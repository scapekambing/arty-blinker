==> flow/design.v <==
module blinker # (
    parameter                       COUNT_WIDTH = 32,
    parameter   [COUNT_WIDTH-1:0]   MAX_COUNT = 25_000_000,
    parameter                       OUTPUT_WIDTH = 4
)(
    input                           clk,
    output    [OUTPUT_WIDTH-1:0]    out 
);
    reg [COUNT_WIDTH-1:0] counter;
    reg [OUTPUT_WIDTH-1:0] seed;
    assign out = seed;
    always @(posedge clk) begin
            if (counter < MAX_COUNT)  
                counter <= counter + 1;
            else begin
                counter <= 0;
                seed <= ~seed;
            end
    end       
endmodule
module cycle # (
    parameter                   COUNT_WIDTH = 32,
    parameter                   MAX_COUNT = 25_000_000,
    parameter                   OUTPUT_WIDTH = 4       
)(
    input clk,
    output     [OUTPUT_WIDTH-1:0] out
);
    reg [COUNT_WIDTH-1:0] counter = 0;  
    reg [2:0] cycle_index = 3'b000;  
    reg direction = 0;
    reg [3:0] seq = 4'b0000;
    assign out = seq;
    always @(posedge clk) begin
            if (counter < MAX_COUNT)
                counter <= counter + 1;
            else begin
                counter <= 0;
                if (direction)
                    case (cycle_index)
                        3'b000: seq <= 4'b0000;
                        3'b001: seq <= 4'b0001;
                        3'b010: seq <= 4'b0011;
                        3'b011: seq <= 4'b0111;
                        3'b100: seq <= 4'b1111;
                    endcase
                else
                    case (cycle_index)
                        3'b000: seq <= 4'b1111;
                        3'b001: seq <= 4'b0111;
                        3'b010: seq <= 4'b0011;
                        3'b011: seq <= 4'b0001;
                        3'b100: seq <= 4'b0000;
                    endcase
                if (cycle_index == 3'b100) begin
                    cycle_index <= 3'b000;
                    direction <= ~direction;
                end
                else
                    cycle_index <= cycle_index + 1;     
            end
    end
endmodule
module cycle_v2 # (
    parameter COUNT_WIDTH = 32,
    parameter MAX_COUNT = 50_000_000,
    parameter OUTPUT_WIDTH = 4       
) (
    input clk,
    output  [OUTPUT_WIDTH-1:0] out
);
    reg [COUNT_WIDTH-1:0] counter = 0;  
    reg [2:0] cycle_index = 2'b00;  
    reg direction = 1;
    reg [3:0] seq = 4'b0000;
    assign out = seq;
    always @(posedge clk) begin
            if (counter < MAX_COUNT)
                counter <= counter + 1;
            else begin
                counter <= 0;
                if (direction)
                    seq <= (seq << 1) + 1;
                else
                    seq <= seq >> 1;
                if (cycle_index == 2'b11) begin
                    cycle_index <= 2'b00;
                    direction <= ~direction;
                end
                else
                    cycle_index <= cycle_index + 1;     
            end
    end
endmodule
module lfsr # (
    parameter                       COUNT_WIDTH = 32,
    parameter   [COUNT_WIDTH-1:0]   MAX_COUNT = 25_000_000,
    parameter                       OUTPUT_WIDTH = 4
)(
    input                           clk,
    output    [OUTPUT_WIDTH-1:0]  out 
);
    wire feedback;
    reg [COUNT_WIDTH-1:0] counter;
    reg [OUTPUT_WIDTH-1:0] shift_register;
    assign feedback = ~(shift_register[3] ^ shift_register[2]);
    assign out = shift_register;
    always @(posedge clk) begin
            if (counter < MAX_COUNT)  
                counter <= counter + 1;
            else begin
                counter <= 0;
                shift_register <= {shift_register[2:0], feedback};
            end
    end       
endmodule
module looper # (
    parameter                       COUNT_WIDTH = 32,
    parameter   [COUNT_WIDTH-1:0]   MAX_COUNT = 25_000_000,
    parameter                       OUTPUT_WIDTH = 4
)(
    input                           clk,
    output     [OUTPUT_WIDTH-1:0]  out 
);
    integer i;
    reg[OUTPUT_WIDTH-1:0] seed = 4'b0011;
    reg [COUNT_WIDTH-1:0] counter;
    assign out = seed;
    always @(posedge clk) begin
            if (counter < MAX_COUNT)  
                counter <= counter + 1;
            else begin
                counter <= 0;
                for (i=0; i<OUTPUT_WIDTH; i=i+1) begin
                    seed[i+1] <= seed[i];
                end
                seed[0] <= seed[OUTPUT_WIDTH-1];
            end
    end       
endmodule
module top (
    input               clk,  
    input       [3:0]   sw,
    output      [3:0]   led
);
    wire[3:0]   sequence_0, 
                sequence_1, 
                sequence_2, 
                sequence_3, 
                sequence_4;
    reg [3:0]   seq;
    assign led = seq;
    cycle mode_0 (
        .clk(clk),
        .out(sequence_0)
    );
    lfsr mode_1 (
        .clk(clk),
        .out(sequence_1)
    );
    blinker mode_2 (
        .clk(clk),
        .out(sequence_2)
    );
    looper mode_3 (
        .clk(clk),
        .out(sequence_3)
    );
    cycle_v2 mode_4 (
        .clk(clk),
        .out(sequence_4)
    );
    always @(*) begin
        case (sw[2:0])
            3'b000: seq <= sequence_0;
            3'b001: seq <= sequence_1;
            3'b010: seq <= sequence_2;
            3'b011: seq <= sequence_3;
            3'b100: seq <= sequence_4;
            3'b101: seq <= sw;
            3'b110: seq <= sw;
            3'b111: seq <= sw;
        endcase
    end
endmodule
======== Tool chain data of top ========
What the tools print for top, step after step.
Lines are those of the file above, counted from 1.
A cell with n/a has no value.
set-up
  top ..................................... top
  clock input ............................. clk
  cell library ............................ sky130hd
  timing corner ........................... tt_025C_1v80

======== After elaboration ========
Source: Yosys, flattened and elaborated, memories not mapped. Widths are those after wreduce. Registers that Yosys merges into a memory's read port (data or address) are not register bits. Print and check cells do not count. Equal cells are merged and count once.
storage and ports
  register bits ........................... 188
  bits in read-only memories .............. 0
  output and inout bits ................... 4
  latch bits .............................. 0
  memory bits (writable) .................. 0
  word width x clocked read ports ......... 0
  elaborated cells ........................ 62
  input port bits ......................... 5
  memories kept ........................... 0
operators by class
  multiply operators ...................... 0
  equal/unequal tests ..................... 12
  add/sub/neg operators ................... 8
  reduce/logical cells .................... 7
  magnitude comparators ................... 5
  bitwise gates (word level) .............. 7
  divide/modulo/power cells ............... 0
  shifts and indexed selects .............. 0
  muxes and demuxes ....................... 5
operators by type and width
  cell                                                   number
  adder 32 x 1 -> 32 bit with constant B                 5
  less-than comparator 32 x 25 -> 1 bit with constant B  4
  case mux 4 bit (select 5 bit)                          2
  less-than comparator 32 x 26 -> 1 bit with constant B  1
  case mux 4 bit (select 6 bit)                          1
  == test 3 x 2 -> 1 bit with constant B                 5
  == test 3 bit with constant B                          5
  AND reduction 2 bit                                    3
  adder 3 x 1 -> 3 bit with constant B                   2
  == test 3 x 1 -> 1 bit with constant B                 2
  zero test 3 bit                                        2
  inverter 1 bit                                         5
  nonzero test 5 bit                                     1
  adder 4 x 1 -> 4 bit with constant B                   1
  inverter 4 bit                                         1
  two-way mux 4 bit                                      1
  OR reduction 3 bit                                     1
  two-way mux 3 bit                                      1
  XOR 1 bit                                              1

======== Logic depth ========
Longest topological path by Yosys (ltp), each cell counted once; first at word level (registers and memories cut), then after technology mapping (sequential cells cut; the memories' decode and read muxes count).
depth
  depth in word-level cells ............... 3
  ABC_AREA ................................ 0
  depth in mapped cells ................... 7
  depth with buffers taken out ............ 6

======== Synthesis result ========
Source: synth_stat.txt of the flow (Yosys; design flattened, memories mapped). It holds for the ABC_AREA given above (unset counts as 0); a run with the other value may have another netlist.
cells by type
  type                       number  area in all (um2)
  sky130_fd_sc_hd__dfxtp_1   160     3.2E+03
  sky130_fd_sc_hd__edfxtp_1  28      840.806
  sky130_fd_sc_hd__nor3_1    91      455.437
  sky130_fd_sc_hd__xnor2_1   52      455.437
  sky130_fd_sc_hd__nand3_1   47      235.226
  sky130_fd_sc_hd__a211oi_1  28      210.202
  sky130_fd_sc_hd__nand2_1   50      187.68
  sky130_fd_sc_hd__nand4_1   30      187.68
  sky130_fd_sc_hd__xor2_1    20      175.168
  sky130_fd_sc_hd__nor2_1    46      172.666
  sky130_fd_sc_hd__or3_1     27      168.912
  sky130_fd_sc_hd__or4_1     21      157.651
  sky130_fd_sc_hd__ha_1      12      150.144
  sky130_fd_sc_hd__inv_1     40      150.144
  sky130_fd_sc_hd__nor4_1    24      150.144
  sky130_fd_sc_hd__o21ai_0   29      145.139
  sky130_fd_sc_hd__o31ai_1   17      127.622
  sky130_fd_sc_hd__a21oi_1   25      125.12
Other cell types: 43; their cells: 124.
mapped netlist
  mapped flip-flops ....................... 188
  area of sequential cells ................ 4,043.9 um2
  cells in the netlist .................... 871
  chip area (Yosys) ....................... 8,212.9 um2
  buffer cells ............................ 36
The figures by module come from a second, unflattened synthesis with its own total; it is not the netlist above.
second synthesis, totals
  cell total of the unflattened synthesis .. 843
  area total of the unflattened synthesis .. 8,289.2 um2
Each row is one instance without its submodules.
by module
  module    cells  sequential area (um2)  instances  area (um2)
  cycle     193    880.8                  1          1,839.3
  cycle_v2  169    880.8                  1          1,825.5
  lfsr      150    760.7                  1          1,500.2
  blinker   151    760.7                  1          1,473.9
  looper    152    760.7                  1          1,442.6
  top       28     0.0                    1          207.7

======== Timing after synthesis ========
OpenSTA on the mapped netlist: ideal clock, no wires. The path of least setup slack (recovery checks aside). Input and output delay are each 20% of the period. Register names are those of the netlist, which keeps one name where synthesis merged equal registers.
timing post-synthesis
  path kind ............................... input to output
  from .................................... input port sw[1]
  to ...................................... output port led[2]
  data required time ...................... 2.256 ns
  stages .................................. 5
  buffers on the path ..................... 1
  period .................................. 2.82 ns
  path delay .............................. 0.964 ns
  slack ................................... 0.728 ns
  external input delay .................... 0.564 ns
  arrival time ............................ 1.528 ns
  output delay ............................ 0.564 ns
  time at the first pin ................... 0.564 ns
  synthesis period reached ................ 2.092 ns
"path delay" = arrival - input delay + setup time.
A path that ends at an output port has no setup time.
"stages": output pins that drive a net of the path, with the launching flip-flop's if there is one; two outputs of one cell count as two.
"synthesis period reached" is the clock period less the worst setup slack; recovery checks do not enter. This is arithmetic on one report: input and output delays are still those of the set period (20% each).
The rows between start and end are the longest chain of elaborated cells between them; the timing report does not say that the signal goes this way. Where chains are equally long, one stands for them.
Each line given opens the expression or statement behind the cell; cells for indexed reads and writes are added by Yosys, which also makes memories of some case tables.
on the way, post-synthesis
  path through ............................ sky130_fd_sc_hd__clkbuf_1 > sky130_fd_sc_hd__nor2b_1 > sky130_fd_sc_hd__o21ai_0 > sky130_fd_sc_hd__a31oi_1 > sky130_fd_sc_hd__a311o_1
  length of the longest elaborated chain .. 3
  elaborated cells on any way between the ends .. 10
  source lines of those cells ............. 1
  classes of those cells .................. eq/ne (7); mux (1); reduce/logical (2)
ends and longest elaborated chain, post-synthesis
  what                           line  text
  from (decl)                    143   input       [3:0]   sw,
  == test 3 bit                  174   case (sw[2:0])
  OR reduction 3 bit             n/a
  case mux 4 bit (select 6 bit)  174
  to (decl)                      144   output      [3:0]   led

======== Timing after layout ========
From the final timing report of entry A: the path of least setup slack in the routed layout; clock arrival at registers is part of the times.
timing after layout
  path kind ............................... input to output
  from .................................... input port sw[1]
  to ...................................... output port led[3]
  stages .................................. 6
  period .................................. 1.85 ns
  arrival time ............................ 1.74 ns
  time at the first pin ................... 0.37 ns
  slack ................................... -0.26 ns
  external input delay .................... 0.37 ns
  output delay ............................ 0.37 ns
  data required time ...................... 1.48 ns
  buffers on the path ..................... 3
The rows between start and end are the longest chain of elaborated cells between them; the timing report does not say that the signal goes this way. Where chains are equally long, one stands for them.
on the way, after layout
  path through ............................ sky130_fd_sc_hd__clkdlybuf4s50_1 > sky130_fd_sc_hd__buf_4 > sky130_fd_sc_hd__mux4_2 > sky130_fd_sc_hd__nor2_1 > sky130_fd_sc_hd__a21oi_1 > sky130_fd_sc_hd__buf_2
  length of the longest elaborated chain .. 3
  elaborated cells on any way between the ends .. 10
  source lines of those cells ............. 1
  classes of those cells .................. eq/ne (7); mux (1); reduce/logical (2)
ends and longest elaborated chain, after layout
  what                           line  text
  from (decl)                    143   input       [3:0]   sw,
  == test 3 bit                  174   case (sw[2:0])
  OR reduction 3 bit             n/a
  case mux 4 bit (select 6 bit)  174
  to (decl)                      144   output      [3:0]   led

## Implementation results

2 stored runs of top in the flow (synthesis by Yosys, layout by OpenROAD, sky130hd cells), in arbitrary order. Constraints: input delay and output delay 20% of the set period each, output load 0.01 pF.
"reached clock period" means the clock period less the worst setup slack. The figure is calculated, with input and output delays left at 20% of the set period.

---- entry A ----
settings
  period_ns = 1.85
  CORE_UTILIZATION = 16
  CORE_ASPECT_RATIO = 1.51
  CORE_MARGIN = 6
  TNS_END_PERCENT = 85
  GPL_ROUTABILITY_DRIVEN = 1
  MIN_ROUTING_LAYER = met1
  CAP_MARGIN = 20
  SLEW_MARGIN = 20
results
  area inside the die boundary ............ 57,028.3 um2
  utilization after routing ............... 21.5%
  mapped cell area after synthesis ........ 8,212.9 um2
  reached clock period .................... 2.108 ns
  setup slack of the worst path ........... -0.258 ns

---- entry B ----
settings
  period_ns = 2.11
  CORE_UTILIZATION = 15
  SETUP_SLACK_MARGIN = -0.19
  PLACE_DENSITY_LB_ADDON = 0.22
  GPL_TIMING_DRIVEN = 0
  MAX_ROUTING_LAYER = met4
  CAP_MARGIN = 20
  CORE_MARGIN = 2
  SLEW_MARGIN = 20
results
  area inside the die boundary ............ 56,639.2 um2
  reached clock period .................... 2.219 ns
  setup slack of the worst path ........... -0.109 ns
  mapped cell area after synthesis ........ 8,212.9 um2
  utilization after routing ............... 18.4%
